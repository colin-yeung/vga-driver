==> flow/design.v <==
module circle(input logic clk, input logic rst_n, input logic [2:0] colour,
            input logic [7:0] centre_x, input logic [6:0] centre_y, input logic [7:0] radius,
            input logic start, output logic done,
            output logic [7:0] vga_x, output logic [6:0] vga_y,
            output logic [2:0] vga_colour, output logic vga_plot);
    reg signed [9:0] crit;
    reg [7:0] offset_x;
    reg [6:0] offset_y;
    reg [3:0] present_state, next_state;
    reg signed [9:0] x_total;   
    reg signed [8:0] y_total;  
    assign vga_colour = colour;
    assign vga_x = vga_plot ? $unsigned(x_total[7:0]) : 8'd0;
    assign vga_y = vga_plot ? $unsigned(y_total[6:0]) : 7'd0;
    always @(posedge clk) begin
            if(~rst_n)
               present_state <= 4'b0000;
            else if(start)
               present_state <= next_state;
    end
    always_comb begin
        case(present_state)
            4'b0000: next_state = 4'b0001; 
            4'b0001: next_state = 4'b0010;
            4'b0010: next_state = 4'b0011; 
            4'b0011: next_state = 4'b0100; 
            4'b0100: next_state = 4'b0101;
            4'b0101: next_state = 4'b0110;
            4'b0110: next_state = 4'b0111;
            4'b0111: next_state = 4'b1000;
            4'b1000: 
                begin
                    if(offset_y <= offset_x) begin
                        next_state = 4'b0001;
                    end
                    else
                        next_state = 4'b1001;
                end
            4'b1001:    next_state = 4'b1001;
            default:  next_state = 4'bxxxx; 
        endcase
    end
    always @(posedge clk) begin
        if(~rst_n) begin
            offset_x <= radius;
            offset_y <= 7'b0;
            crit <= 8'sd1 - $signed(radius);
        end else begin
            case(present_state)
                4'b0000:
                    begin
                        done = 1'b0;
                        vga_plot = 1'b0;
                    end
                4'b0001:
                    begin
                        x_total = centre_x + offset_x; 
                        y_total = centre_y + offset_y;   
                        done = 1'b0; 
                        if((x_total >= 10'sd0) && (x_total <= 10'sd160) && (y_total >= 9'sd0) && (y_total <= 9'sd120))
                            vga_plot = 1'b1;  
                        else 
                            vga_plot = 1'b0; 				  
                    end
                4'b0010:
                    begin
                        x_total = centre_x + offset_y;
                        y_total = centre_y + offset_x;
                        done = 1'b0; 
                        if((x_total >= 10'sd0) && (x_total <= 10'sd160) && (y_total >= 9'sd0) && (y_total <= 9'sd120))
                            vga_plot = 1'b1;  
                        else 
                            vga_plot = 1'b0; 	  
                    end
                4'b0011:
                    begin
                        x_total = centre_x - offset_x;
                        y_total = centre_y + offset_y; 
                        done = 1'b0; 
                        if((x_total >= 10'sd0) && (x_total <= 10'sd160) && (y_total >= 9'sd0) && (y_total <= 9'sd120))
                            vga_plot = 1'b1;  
                        else 
                            vga_plot = 1'b0;     
                    end
                4'b0100:
                    begin
                        x_total = centre_x - offset_y;
                        y_total = centre_y + offset_x;
                        done = 1'b0; 
                        if((x_total >= 10'sd0) && (x_total <= 10'sd160) && (y_total >= 9'sd0) && (y_total <= 9'sd120))
                            vga_plot = 1'b1;  
                        else 
                            vga_plot = 1'b0;   	  
                    end
                4'b0101:
                    begin
                        x_total = centre_x - offset_x; 
                        y_total = centre_y - offset_y; 
                        done = 1'b0; 
                        if((x_total >= 10'sd0) && (x_total <= 10'sd160) && (y_total >= 9'sd0) && (y_total <= 9'sd120))
                            vga_plot = 1'b1;  
                        else 
                            vga_plot = 1'b0;   
                    end
                4'b0110:
                    begin
                        x_total = centre_x - offset_y;
                        y_total = centre_y - offset_x;
                        done = 1'b0; 
                        if((x_total >= 10'sd0) && (x_total <= 10'sd160) && (y_total >= 9'sd0) && (y_total <= 9'sd120))
                            vga_plot = 1'b1;  
                        else 
                            vga_plot = 1'b0;
                    end  
                4'b0111:
                    begin
                        x_total = centre_x + offset_x;
                        y_total = centre_y - offset_y;
                        done = 1'b0; 
                        if((x_total >= 10'sd0) && (x_total <= 10'sd160) && (y_total >= 9'sd0) && (y_total <= 9'sd120))
                            vga_plot = 1'b1;  
                        else 
                            vga_plot = 1'b0;
                    end
                4'b1000:
                    begin
                        x_total = centre_x + offset_y;
                        y_total = centre_y - offset_x;
                        done = 1'b0; 
                        if((x_total >= 10'sd0) && (x_total <= 10'sd160) && (y_total >= 9'sd0) && (y_total <= 9'sd120))
                            vga_plot = 1'b1;  
                        else 
                            vga_plot = 1'b0;
                        offset_y = offset_y + 7'b1;
                        if(crit <= 10'sd0) 
                            crit = crit + (10'd2 * offset_y) + 10'd1; 
                        else begin
                            offset_x = offset_x - 8'd1; 
                            crit = crit + (10'd2 * (offset_y - offset_x)) + 10'd1;
                        end
                    end
                4'b1001:
                    begin
                        done = 1'b1; 
                        vga_plot = 1'b0;
                    end
                default: 
                    begin
                        done = 1'bx; 
                        vga_plot = 1'bx;
                    end
            endcase 
        end
    end
endmodule
Tool chain data of circle
Tool output for the design above, in the order of the flow.
Lines are those of the file above, counted from 1.
Operators: Yosys type, input widths -> output width; for muxes data width and select width s.
Library cell names are shortened.
The mark n/a stands for no value.
- top: circle
- clock input: clk
- library: sky130hd
- timing corner: tt_025C_1v80

Word level
Source: Yosys, flattened and elaborated, memories not mapped. Widths are those after wreduce. Registers that Yosys merges into a memory's read port (data or address) are not register bits. Print and check cells do not count. Equal cells are merged and count once.
- bits in registers: 46
- noted bits in latches: 0
- RAM bits: 0
- ROM bits at 0
- word width x clocked read ports at 0
- memories kept at 0
- noted input bits: 29
- output and inout port bits at 20
- noted cells after elaboration: 111
- add/sub/neg operators at 16
- noted $mul: 0
- divide/modulo/power cells: 0
- $lt $le $gt $ge: 18
- equal/unequal tests at 11
- shift-type cells: 0
- noted mux-type cells: 22
- noted bitwise gates (word level): 0
- reductions and logical operators at 36
- operator list (operator ; count):
    $ge 9x1->1 const B ; 6
    $pmux 4 s10 ; 1
    $le 9x8->1 const B ; 4
    $pmux 8 s4 ; 1
    $mux 8 ; 4
    $mux 10 ; 3
    $pmux 7 s4 ; 1
    $logic_and 1x1->1 ; 20
    $add 10x1->10 const B ; 2
    $reduce_or 2->1 ; 9
    $sub 7x8->9 ; 2
    $le 9x9->1 const B ; 2
    $eq 4x3->1 const B ; 4
    $ge 8x1->1 const B ; 2
    $le 10x1->1 const B ; 1
    $add 10x10->10 ; 1
    $add 10x8->10 ; 1
    $sub 2x8->9 const A ; 1
    $add 7x8->9 ; 1
    $add 8x7->9 ; 1
    $sub 8x7->9 ; 1
    $add 8x8->9 ; 1
    $sub 8x8->9 ; 1
    $reduce_or 9->1 ; 1
    $pmux 1 s9 ; 1
    $eq 4x2->1 const B ; 2
    $eq 4x4->1 const B ; 2
    $reduce_bool 4->1 ; 2
Other operator kinds: 16; their cells: 25.

Longest topological paths
Depth = most cells in a row (Yosys ltp): at word level without a register or memory, in the mapped netlist without a sequential cell, where the memories' decode and read muxes count.
- depth after elaboration at 7
- noted ABC_AREA: 1
- depth in mapped cells: 26
- noted mapped depth without buffers: 26

Netlist
Source: synth_stat.txt of the flow (Yosys; design flattened, memories mapped). It holds for the ABC_AREA given above (unset counts as 0); a run with the other value may have another netlist.
- noted cell count: 1051
- chip area (Yosys): 6988.0 µm²
- sequential area at 1391.3 µm²
- noted mapped flip-flops: 52
- buffers: 23
- cell types (type ; count):
    ha_1 ; 89
    edfxtp_1 ; 35
    nand2_1 ; 267
    inv_1 ; 170
    nand3_1 ; 105
    dfxtp_1 ; 17
    a21oi_1 ; 57
    nor2_1 ; 59
    fa_1 ; 11
    nand4_1 ; 35
    xor2_1 ; 24
    o21ai_0 ; 41
    nor3_1 ; 16
    o22ai_1 ; 12
    o2111ai_1 ; 7
    xnor2_1 ; 7
    nand2_2 ; 9
    nor2_2 ; 9
Not listed: further types 27, cells in them 81.

Path before layout
Path of least setup slack by OpenSTA after synthesis, without wires, with an ideal clock, recovery checks aside; 20% of the period is set as input and as output delay. Where synthesis merged equal registers, the netlist keeps one of their names.
- path type: reg-to-reg
- start point: register offset_x[1]
- end point: register crit[9]
- period: 5.02 ns
- library setup time at 0.252 ns
- noted arrival: 3.118 ns
- noted required time: 4.768 ns
- noted path slack: 1.650 ns
- path delay: 3.370 ns
- stages at 27
- path buffers at 0
- synthesis period reached: 3.37 ns
"path delay" is the arrival time less input delay plus setup time.
"stages": output pins that drive a net of the path, with the launching flip-flop's if there is one; two outputs of one cell count as two.
"synthesis period reached" = period - worst setup slack (recovery checks aside). The figure is calculated, with input and output delays left at 20% of the set period.
Between the ends stands the longest chain of elaborated cells between them, by number of cells; it is not shown to be the way that was timed. Of several equally long chains one is given.
A line is the first line of the expression or statement that the cell stems from. Yosys adds cells for indexed reads and writes and turns some case tables into memories.
A register here has more assigning lines than the two given.
- cells stage by stage: edfxtp_1 inv_1 ha_1 xnor2_1 ha_1 a21oi_1 nand2_1 nand3_1 nand3_1 nand2_1 xnor2_1 inv_1 ha_1 inv_1 o21bai_1 a21oi_1 nand2_1 nand2_1 nand2_1 nand2_1 nand2_1 inv_1 nand2_1 nand3_1 nand2_1 nand2_1 nand2_1
- length of the longest elaborated chain: 7
- noted elaborated cells on any way between the ends: 7
- source lines of those cells at 5
- classes of those cells: add/sub: 4; mux: 3
- RTL lines, path post-synthesis (item ; RTL line ; text):
    start, declared ; 7 ; reg [7:0] offset_x;
    start, assigned ; 45 ; offset_x <= radius;
    start, assigned ; 138 ; offset_x = offset_x - 8'd1;
    $sub 8x1->8 ; 138 ;
    $sub 7x8->9 ; 139 ; crit = crit + (10'd2 * (offset_y - offset_x)) + 10'd1;
    $add 10x10->10 ; 139 ;
    $add 10x1->10 ; 139 ;
    $mux 10 ; 135 ; if(crit <= 10'sd0)
    $mux 10 ; 49 ; case(present_state)
    $mux 10 ; 44 ; if(~rst_n) begin
    end, assigned ; 47 ; crit <= 8'sd1 - $signed(radius);
    end, assigned ; 136 ; crit = crit + (10'd2 * offset_y) + 10'd1;
    end, declared ; 6 ; reg signed [9:0] crit;

Path in the finished layout
Path of least setup slack in the final report of stored run 1 (OpenROAD, finished layout, wires in). Where an end is a register, its clock arrival counts in the times.
- path type: reg-to-reg
- start point: register offset_x[1]
- end point: register crit[9]
- period: 6.33 ns
- library setup time at 0.24 ns
- noted arrival: 4.18 ns
- noted required time: 6.39 ns
- noted path slack: 2.21 ns
- stages at 26
- path buffers at 0
Between the ends stands the longest chain of elaborated cells between them, by number of cells; it is not shown to be the way that was timed. Of several equally long chains one is given.
A register here has more assigning lines than the two given.
- cells stage by stage: edfxtp_1 inv_1 ha_1 xnor2_1 ha_1 a21oi_1 nand2_1 nand3_1 nand3_1 nand2_1 xnor2_1 inv_1 ha_1 inv_1 o21bai_1 a21oi_1 nand2_1 nand2_1 nand2_1 nand2_1 nand2_1 nand3_1 nand3_1 nand2_1 nand2_1 nand2_1
- length of the longest elaborated chain: 7
- noted elaborated cells on any way between the ends: 7
- source lines of those cells at 5
- classes of those cells: add/sub: 4; mux: 3
- RTL lines, path post-layout (item ; RTL line ; text):
    start, declared ; 7 ; reg [7:0] offset_x;
    start, assigned ; 45 ; offset_x <= radius;
    start, assigned ; 138 ; offset_x = offset_x - 8'd1;
    $sub 8x1->8 ; 138 ;
    $sub 7x8->9 ; 139 ; crit = crit + (10'd2 * (offset_y - offset_x)) + 10'd1;
    $add 10x10->10 ; 139 ;
    $add 10x1->10 ; 139 ;
    $mux 10 ; 135 ; if(crit <= 10'sd0)
    $mux 10 ; 49 ; case(present_state)
    $mux 10 ; 44 ; if(~rst_n) begin
    end, assigned ; 47 ; crit <= 8'sd1 - $signed(radius);
    end, assigned ; 136 ; crit = crit + (10'd2 * offset_y) + 10'd1;
    end, declared ; 6 ; reg signed [9:0] crit;

Appendix: measured runs

Settings and measured results of 2 stored flow runs for module circle (sky130hd), not sorted in any way. The constraints put input and output delay at 20% of the set period each and load the outputs with 0.01 pF.
"achieved period" = clock period - worst setup slack. The figure is calculated, with input and output delays left at 20% of the set period.
"time of the worst setup path" is the time allowed to the run's worst setup path (the clock period less input and output delay, where it has them) less its slack. Clock arrival times count: a late capture clock shortens it, a late launch clock lengthens it.
"total power after layout" rests on the timing tool's default activity at the inputs, not on a simulated workload.

Stored run 1
Settings were period_ns = 6.33; CORE_UTILIZATION = 52; SETUP_SLACK_MARGIN = 1.18; PLACE_DENSITY = 0.6; CORE_ASPECT_RATIO = 0.61; TNS_END_PERCENT = 75; ABC_AREA = 1; CTS_CLUSTER_SIZE = 21; CAP_MARGIN = 20; CORE_MARGIN = 2; SLEW_MARGIN = 20
- mapped cell area after synthesis at 6,988.0 µm²
- noted the die area: 14,410.3 µm²
- standard-cell area after routing at 7,678.6 µm²
- setup slack of the worst path: 2.209 ns
- total negative slack on setup checks: 0.000 ns
- noted the total power after layout: 0.00146 W
- achieved period at 4.121 ns
- time of the worst setup path at 4.12 ns
- critical path kind: reg-to-reg

Stored run 2
Settings were period_ns = 2.97; CORE_UTILIZATION = 27; PLACE_DENSITY_LB_ADDON = 0.16; CORE_MARGIN = 3; GPL_TIMING_DRIVEN = 1; CTS_CLUSTER_SIZE = 20; CTS_CLUSTER_DIAMETER = 192; CAP_MARGIN = 20; SLEW_MARGIN = 20
- mapped cell area after synthesis at 7,221.9 µm²
- noted the die area: 28,745.5 µm²
- standard-cell area after routing at 10,692.8 µm²
- setup slack of the worst path: -0.235 ns
- total negative slack on setup checks: -0.693 ns
- noted the total power after layout: 0.003527 W
- achieved period at 3.205 ns
- time of the worst setup path at 3.20 ns
- critical path kind: reg-to-reg
