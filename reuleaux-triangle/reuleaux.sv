==> flow/design.v <==
module reuleaux(input logic clk, input logic rst_n, input logic [2:0] colour,
                input logic [7:0] centre_x, input logic [6:0] centre_y, input logic [7:0] diameter,
                input logic start, output logic done,
                output logic [7:0] vga_x, output logic [6:0] vga_y,
                output logic [2:0] vga_colour, output logic vga_plot);
    reg signed [9:0] crit;
    reg [7:0] offset_x;
    reg [6:0] offset_y;
    reg [2:0] present_state, next_state;
    reg signed [9:0] x_total;   
    reg signed [8:0] y_total;  
    reg [7:0] c_x1, c_x2, c_x3; 
    reg [6:0] c_y1, c_y2, c_y3;
    assign vga_colour = colour;
    assign vga_x = $unsigned(x_total[7:0]);
    assign vga_y = $unsigned(y_total[6:0]);    
    assign c_x1 = centre_x + (diameter >> 1);
    assign c_y1 = centre_y + (((diameter * 19'b0000000_010010011111) + (1 << 11)) >> 12);
    assign c_x2 = centre_x - (diameter >> 1);
    assign c_y2 = centre_y + (((diameter * 19'b0000000_010010011111) + (1 << 11)) >> 12);
    assign c_x3 = centre_x; 
    assign c_y3 = centre_y - (((diameter * 19'b0000000_100100111110) + (1 << 11)) >> 12);
    always @(posedge clk) begin
        if(~rst_n)
            present_state <= 3'b000;
        else if(start)
            present_state <= next_state;
    end
    always_comb begin
        case(present_state)
            3'b000: next_state = 3'b001; 
            3'b001: next_state = 3'b010;
            3'b010: next_state = 3'b011; 
            3'b011: next_state = 3'b100; 
            3'b100: next_state = 3'b101;
            3'b101: next_state = 3'b110;
            3'b110: 
                begin
                    if(offset_y <= offset_x) begin
                        next_state = 3'b001;
                    end
                    else
                        next_state = 3'b111;
                end
            3'b111:    next_state = 3'b111;
            default:  next_state = 4'bxxxx; 
        endcase
    end
    always @(posedge clk) begin
        if(~rst_n) begin
            offset_x <= diameter;
            offset_y <= 7'b0;
            crit <= 8'sd1 - $signed(diameter);
        end
        else begin
            case(present_state)
                3'b000:
                    begin
                        done = 1'b0;
                        vga_plot = 1'b0;
                    end
                3'b001:
                    begin
                        x_total = c_x3 + offset_y;
                        y_total = c_y3 + offset_x;
                        done = 1'b0; 
                        if(((x_total >= 10'sd0) && (x_total <= 10'sd160) && (y_total >= 9'sd0) && (y_total <= 9'sd120)) && (x_total <= c_x1))
                            vga_plot = 1'b1;  
                        else 
                            vga_plot = 1'b0; 	  
                    end
                3'b010:
                    begin
                        x_total = c_x3 - offset_y;
                        y_total = c_y3 + offset_x;
                        done = 1'b0; 
                        if(((x_total >= 10'sd0) && (x_total <= 10'sd160) && (y_total >= 9'sd0) && (y_total <= 9'sd120)) && (x_total >= c_x2))
                            vga_plot = 1'b1;  
                        else 
                            vga_plot = 1'b0;   	  
                    end
                3'b011:
                    begin
                        x_total = c_x1 - offset_x; 
                        y_total = c_y1 - offset_y; 
                        done = 1'b0; 
                        if((x_total >= 10'sd0) && (x_total <= 10'sd160) && (y_total >= 9'sd0) && (y_total <= 9'sd120))
                            vga_plot = 1'b1;  
                        else 
                            vga_plot = 1'b0;   
                    end
                3'b100:
                    begin
                        x_total = c_x1 - offset_y;
                        y_total = c_y1 - offset_x;
                        done = 1'b0; 
                        if(((x_total >= 10'sd0) && (x_total <= 10'sd160) && (y_total >= 9'sd0) && (y_total <= 9'sd120)) && (x_total <= c_x3))
                            vga_plot = 1'b1;  
                        else 
                            vga_plot = 1'b0;
                    end 
                3'b101:
                    begin
                        x_total = c_x2 + offset_x;
                        y_total = c_y2 - offset_y;
                        done = 1'b0; 
                        if((x_total >= 10'sd0) && (x_total <= 10'sd160) && (y_total >= 9'sd0) && (y_total <= 9'sd120))
                            vga_plot = 1'b1;  
                        else 
                            vga_plot = 1'b0;
                    end
                3'b110:
                    begin
                        x_total = c_x2 + offset_y;
                        y_total = c_y2 - offset_x;
                        done = 1'b0; 
                        if(((x_total >= 10'sd0) && (x_total <= 10'sd160) && (y_total >= 9'sd0) && (y_total <= 9'sd120)) && (x_total >= c_x3))
                            vga_plot = 1'b1;  
                        else 
                            vga_plot = 1'b0;
                        offset_y = offset_y + 7'b1;
                        if(crit <= 10'sd0) 
                            crit = crit + (10'd2 * offset_y) + 10'd1; 
                        else begin
                            offset_x = offset_x - 8'd1; 
                            crit = crit + (10'd2 * (offset_y - offset_x)) + 10'd1;
                        end
                    end
                3'b111:
                    begin
                        x_total = 8'd0;
                        y_total = 7'd0;
                        done = 1'b1; 
                        vga_plot = 1'b0;
                    end
                default: 
                    begin
                        done = 1'bx; 
                        vga_plot = 1'bx;
                    end
            endcase 
        end
    end
endmodule
== Tool chain data of reuleaux ==
The steps from the RTL of reuleaux to its reports follow in flow order.
Lines are those of the file above, counted from 1.
A cell with - has no value.

* Top module: reuleaux
* Clock input: clk
* Cell library: sky130hd
* Timing corner: tt_025C_1v80

== Word level ==
Counts by Yosys on the flattened word-level netlist (proc, flatten, opt, wreduce; memories kept). Register bits leave out memories and registers merged into their read ports (data or address). Print and check cells are left out.

* Register bits after elaboration: 45
* Bits in latches: 0
* Memory bits (writable): 0
* Memory bits (read-only): 0
* Word width x clocked read ports: 0
* Memories kept: 0
* Bits of input ports: 29
* Output and inout bits: 20
* Elaborated cells: 117

* $add $sub $neg: 23
* $mul: 2
* Div/mod/pow operators: 0
* Order comparisons: 24
* Equality and inequality tests: 9
* Shift operators: 0
* Mux-type cells: 19
* Bitwise operators: 1
* Reductions and logical operators: 31

{| class="wikitable"
|+ Operator list
! operator !! count
|-
| multiplier 8 x 11 -> 19 bit with constant B || 1
|-
| multiplier 8 x 11 -> 18 bit with constant B || 1
|-
| >= comparator 9 x 1 -> 1 bit with constant B || 8
|-
| case mux 8 bit (select 7 bit) || 1
|-
| <= comparator 9 x 8 -> 1 bit with constant B || 5
|-
| adder 19 x 12 -> 19 bit with constant B || 2
|-
| two-way mux 10 bit || 3
|-
| case mux 7 bit (select 4 bit) || 1
|-
| <= comparator 9 bit with constant B || 3
|-
| case mux 3 bit (select 8 bit) || 1
|-
| two-way mux 8 bit || 3
|-
| logical AND 1 bit || 22
|-
| adder 10 x 1 -> 10 bit with constant B || 2
|-
| subtractor 7 x 8 -> 9 bit || 2
|-
| adder 8 x 7 -> 9 bit || 2
|-
| subtractor 8 x 7 -> 9 bit || 2
|-
| OR reduction 7 bit || 2
|-
| equality test 3 bit with constant B || 4
|-
| <= comparator 10 x 1 -> 1 bit with constant B || 1
|-
| adder 10 bit || 1
|-
| adder 10 x 8 -> 10 bit || 1
|-
| >= comparator 10 x 8 -> 1 bit || 1
|-
| <= comparator 10 x 8 -> 1 bit || 1
|-
| subtractor 2 x 8 -> 9 bit with constant A || 1
|-
| adder 7 x 8 -> 9 bit || 1
|-
| adder 8 x 8 -> 9 bit || 1
|-
| subtractor 8 x 8 -> 9 bit || 1
|-
| >= comparator 9 x 8 -> 1 bit || 1
|}

Not listed: further kinds 24, cells in them 34.

== Depth ==
Longest topological path by Yosys (ltp), each cell counted once; first at word level (registers and memories cut), then after technology mapping (sequential cells cut; the memories' decode and read muxes count).

* Depth in word-level cells: 10
* ABC_AREA: 0
* Depth in mapped cells: 33
* Gate-level depth less buffers: 33

== Synthesis result ==
Source: synth_stat.txt of the flow (Yosys; design flattened, memories mapped). It holds for the ABC_AREA given above (unset counts as 0); a run with the other value may have another netlist.
The area totals of this step are shown rounded.

{| class="wikitable"
|+ Cells by type
! cell !! count !! area in all (sq um)
|-
| sky130_fd_sc_hd__ha_1 || 227 || 2.84E+03
|-
| sky130_fd_sc_hd__edfxtp_1 || 35 || 1.05E+03
|-
| sky130_fd_sc_hd__fa_1 || 41 || 820.787
|-
| sky130_fd_sc_hd__xnor2_1 || 81 || 709.43
|-
| sky130_fd_sc_hd__inv_1 || 171 || 641.866
|-
| sky130_fd_sc_hd__a21oi_1 || 92 || 460.442
|-
| sky130_fd_sc_hd__o21ai_0 || 76 || 380.365
|-
| sky130_fd_sc_hd__dfxtp_1 || 15 || 300.288
|-
| sky130_fd_sc_hd__nor2_1 || 66 || 247.738
|-
| sky130_fd_sc_hd__xor2_1 || 25 || 218.96
|-
| sky130_fd_sc_hd__a21o_1 || 29 || 217.709
|-
| sky130_fd_sc_hd__o21a_1 || 27 || 202.694
|-
| sky130_fd_sc_hd__nor2b_1 || 32 || 200.192
|-
| sky130_fd_sc_hd__nand2_1 || 52 || 195.187
|-
| sky130_fd_sc_hd__nand2b_1 || 22 || 137.632
|-
| sky130_fd_sc_hd__mux2i_1 || 12 || 120.115
|-
| sky130_fd_sc_hd__o21bai_1 || 15 || 112.608
|-
| sky130_fd_sc_hd__nor3_1 || 21 || 105.101
|}

Not listed: further types 50, cells in them 204.

* Mapped cells: 1,243
* Mapped area: 10,450 sq um
* Area of sequential cells: 1,351 sq um
* Flip-flop cells: 50
* Buffer cells: 22

== Timing after synthesis ==
Source: OpenSTA report_checks on the synthesized netlist (no wires, ideal clock, input and output delay 20% of the period each), path of least setup slack; recovery checks are left aside. Register names are those of the netlist, which keeps one name where synthesis merged equal registers.

* Path kind: input to register
* Start: input port diameter[5]
* End: register vga_plot
* Clock period: 18,100 ps
* External input delay: 3,620 ps
* Library setup time: 263 ps
* Time at the first pin: 3,620 ps
* Data arrival time: 9,863 ps
* Data required time: 17,837 ps
* Path slack: 7,974 ps
* Path delay: 6,506 ps
* Driving pins on the path: 26
* Path buffers: 0
* Synthesis period reached: 10,126 ps

"path delay" = arrival - input delay + setup time.
"driving pins on the path" counts driving pins, that of a launching flip-flop among them; a cell with two outputs on the path counts twice.
"synthesis period reached" is the clock period less the worst setup slack; recovery checks do not enter. This is arithmetic on one report: input and output delays are still those of the set period (20% each).
Between the ends stands the longest chain of elaborated cells between them, by number of cells; it is not shown to be the way that was timed. Of several equally long chains one is given.
A line is the first line of the expression or statement that the cell stems from. Yosys adds cells for indexed reads and writes and turns some case tables into memories.
At most two assigning lines are given for a register; there are more.

* Cells stage by stage: sky130_fd_sc_hd__fa_1 > sky130_fd_sc_hd__inv_1 > sky130_fd_sc_hd__fa_1 > sky130_fd_sc_hd__inv_1 > sky130_fd_sc_hd__fa_1 > sky130_fd_sc_hd__fa_1 > sky130_fd_sc_hd__ha_1 > sky130_fd_sc_hd__a21o_1 > sky130_fd_sc_hd__a31oi_1 > sky130_fd_sc_hd__o21ai_0 > sky130_fd_sc_hd__o21a_1 > sky130_fd_sc_hd__nor2_1 > sky130_fd_sc_hd__ha_1 > sky130_fd_sc_hd__ha_1 > sky130_fd_sc_hd__fa_1 > sky130_fd_sc_hd__inv_1 > sky130_fd_sc_hd__fa_1 > sky130_fd_sc_hd__a21o_1 > sky130_fd_sc_hd__a21oi_1 > sky130_fd_sc_hd__xnor2_1 > sky130_fd_sc_hd__o311ai_0 > sky130_fd_sc_hd__a2111oi_0 > sky130_fd_sc_hd__o22ai_1 > sky130_fd_sc_hd__nand2_1 > sky130_fd_sc_hd__a221oi_1 > sky130_fd_sc_hd__a2111o_1
* Length of the longest elaborated chain: 10
* Elaborated cells on any way between the ends: 60
* Those cells by class: add/sub: 13; mul: 2; compare: 18; mux: 7; reduce/logical: 20

{| class="wikitable"
|+ Ends and longest elaborated chain, after synthesis
! element !! RTL line !! text
|-
| from (decl) || 2 || <nowiki>input logic [7:0] centre_x, input logic [6:0] centre_y, input logic [7:0] diameter,</nowiki>
|-
| multiplier 8 x 11 -> 19 bit || 20 || <nowiki>assign c_y2 = centre_y + (((diameter * 19'b0000000_010010011111) + (1 << 11)) >> 12);</nowiki>
|-
| adder 19 x 12 -> 19 bit || 20 ||
|-
| adder 7 bit || 20 ||
|-
| subtractor 7 x 8 -> 9 bit || 115 || <nowiki>y_total = c_y2 - offset_x;</nowiki>
|-
| >= comparator 9 x 1 -> 1 bit || 117 || <nowiki>if(((x_total >= 10'sd0) && (x_total <= 10'sd160) && (y_total >= 9'sd0) && (y_total <= 9'sd120)) && (x_total >= ...</nowiki>
|-
| logical AND 1 bit (3 in a row) || 117 ||
|-
| two-way mux 1 bit || 117 ||
|-
| case mux 1 bit (select 7 bit) || 56 || <nowiki>case(present_state)</nowiki>
|-
| to (assign) || 60 || <nowiki>vga_plot = 1'b0;</nowiki>
|-
| to (assign) || 68 || <nowiki>vga_plot = 1'b1;</nowiki>
|-
| to (decl) || 5 || <nowiki>output logic [2:0] vga_colour, output logic vga_plot);</nowiki>
|}

== Timing after layout ==
From the final timing report of entry B: the path of least setup slack in the routed layout; clock arrival at registers is part of the times.
The path's times are printed in steps of 10 ps; the period is the one set.

* Path kind: input to register
* Start: input port diameter[4]
* End: register vga_plot
* Clock period: 10,200 ps
* External input delay: 2,040 ps
* Library setup time: 240 ps
* Time at the first pin: 2,040 ps
* Data arrival time: 9,360 ps
* Data required time: 10,270 ps
* Path slack: 920 ps
* Driving pins on the path: 28
* Path buffers: 1

Between the ends stands the longest chain of elaborated cells between them, by number of cells; it is not shown to be the way that was timed. Of several equally long chains one is given.
At most two assigning lines are given for a register; there are more.

* Cells stage by stage: sky130_fd_sc_hd__clkdlybuf4s50_1 > sky130_fd_sc_hd__inv_1 > sky130_fd_sc_hd__ha_1 > sky130_fd_sc_hd__inv_1 > sky130_fd_sc_hd__fa_1 > sky130_fd_sc_hd__inv_1 > sky130_fd_sc_hd__fa_1 > sky130_fd_sc_hd__fa_1 > sky130_fd_sc_hd__ha_1 > sky130_fd_sc_hd__a21o_1 > sky130_fd_sc_hd__a31oi_1 > sky130_fd_sc_hd__o21ai_0 > sky130_fd_sc_hd__nor3_1 > sky130_fd_sc_hd__nor2_1 > sky130_fd_sc_hd__ha_1 > sky130_fd_sc_hd__ha_1 > sky130_fd_sc_hd__fa_1 > sky130_fd_sc_hd__inv_1 > sky130_fd_sc_hd__fa_1 > sky130_fd_sc_hd__a21o_1 > sky130_fd_sc_hd__a21oi_1 > sky130_fd_sc_hd__xnor2_1 > sky130_fd_sc_hd__o311ai_0 > sky130_fd_sc_hd__a2111oi_0 > sky130_fd_sc_hd__o22ai_1 > sky130_fd_sc_hd__nand2_1 > sky130_fd_sc_hd__a221oi_1 > sky130_fd_sc_hd__a2111o_1
* Length of the longest elaborated chain: 10
* Elaborated cells on any way between the ends: 60
* Those cells by class: add/sub: 13; mul: 2; compare: 18; mux: 7; reduce/logical: 20

{| class="wikitable"
|+ Ends and longest elaborated chain, after layout
! element !! RTL line !! text
|-
| from (decl) || 2 || <nowiki>input logic [7:0] centre_x, input logic [6:0] centre_y, input logic [7:0] diameter,</nowiki>
|-
| multiplier 8 x 11 -> 19 bit || 20 || <nowiki>assign c_y2 = centre_y + (((diameter * 19'b0000000_010010011111) + (1 << 11)) >> 12);</nowiki>
|-
| adder 19 x 12 -> 19 bit || 20 ||
|-
| adder 7 bit || 20 ||
|-
| subtractor 7 x 8 -> 9 bit || 115 || <nowiki>y_total = c_y2 - offset_x;</nowiki>
|-
| >= comparator 9 x 1 -> 1 bit || 117 || <nowiki>if(((x_total >= 10'sd0) && (x_total <= 10'sd160) && (y_total >= 9'sd0) && (y_total <= 9'sd120)) && (x_total >= ...</nowiki>
|-
| logical AND 1 bit (3 in a row) || 117 ||
|-
| two-way mux 1 bit || 117 ||
|-
| case mux 1 bit (select 7 bit) || 56 || <nowiki>case(present_state)</nowiki>
|-
| to (assign) || 60 || <nowiki>vga_plot = 1'b0;</nowiki>
|-
| to (assign) || 68 || <nowiki>vga_plot = 1'b1;</nowiki>
|-
| to (decl) || 5 || <nowiki>output logic [2:0] vga_colour, output logic vga_plot);</nowiki>
|}

==> runs of reuleaux <==
Measured data: module reuleaux, platform sky130hd, 2 stored runs of the flow under differing settings, order arbitrary. Input and output delays are each 20% of the period that was set; the output load is 0.01 pF.
By "reached clock period" is meant the clock period of the run minus its worst setup slack. This is arithmetic on one report: input and output delays are still those of the set period (20% each).
"time of the worst setup path": the worst setup path's part of the clock period (all of it between registers, 20% less for each end at a port) less its slack. A launch clock that arrives late makes it longer, a capture clock that arrives late makes it shorter.
By "total design power" is meant OpenSTA's value without simulated activity: inputs other than the clock are taken to toggle once in ten clock periods, and the tool carries that through the logic.
"time of the worst setup path" is given in steps of 10 ps.
Measured values are rounded.

=== Entry A ===
{| class="wikitable"
! Setting !! Value
|-
| period_ns || 9.6
|-
| CORE_UTILIZATION || 59
|-
| SETUP_SLACK_MARGIN || 0.09
|-
| PLACE_DENSITY || 0.69
|-
| CELL_PAD_IN_SITES_GLOBAL_PLACEMENT || 2
|-
| ABC_AREA || 0
|-
| GPL_TIMING_DRIVEN || 1
|-
| GPL_ROUTABILITY_DRIVEN || 0
|-
| CTS_CLUSTER_DIAMETER || 378
|-
| CAP_MARGIN || 15
|-
| SLEW_MARGIN || 35
|-
| MAX_ROUTING_LAYER || met4
|-
| CORE_MARGIN || 2
|}
Incomplete, placement halted on GPL-0301.

=== Entry B ===
{| class="wikitable"
! Setting !! Value
|-
| period_ns || 10.2
|-
| CORE_UTILIZATION || 29
|-
| PLACE_DENSITY_LB_ADDON || 0.23
|-
| HOLD_SLACK_MARGIN || 0.04
|-
| TNS_END_PERCENT || 25
|-
| CTS_CLUSTER_SIZE || 65
|-
| SLEW_MARGIN || 0
|-
| MAX_ROUTING_LAYER || met5
|-
| CAP_MARGIN || 20
|-
| CORE_MARGIN || 2
|-
! Result !! Value
|-
| Reached clock period || 9,280 ps
|-
| Mapped cell area after synthesis || 10,450 sq um
|-
| Setup slack of the worst path || 920 ps
|-
| Area of the die || 37,580 sq um
|-
| Worst hold slack in the final report || 458 ps
|-
| Utilization in the final report || 0.326
|-
| Time of the worst setup path || 7,240 ps
|-
| Type of the worst setup path || input to register
|-
| Total design power || 3,262 µW
|-
| Std-cell area (final layout) || 11,600 sq um
|-
| Setup total negative slack || 0 ps
|}
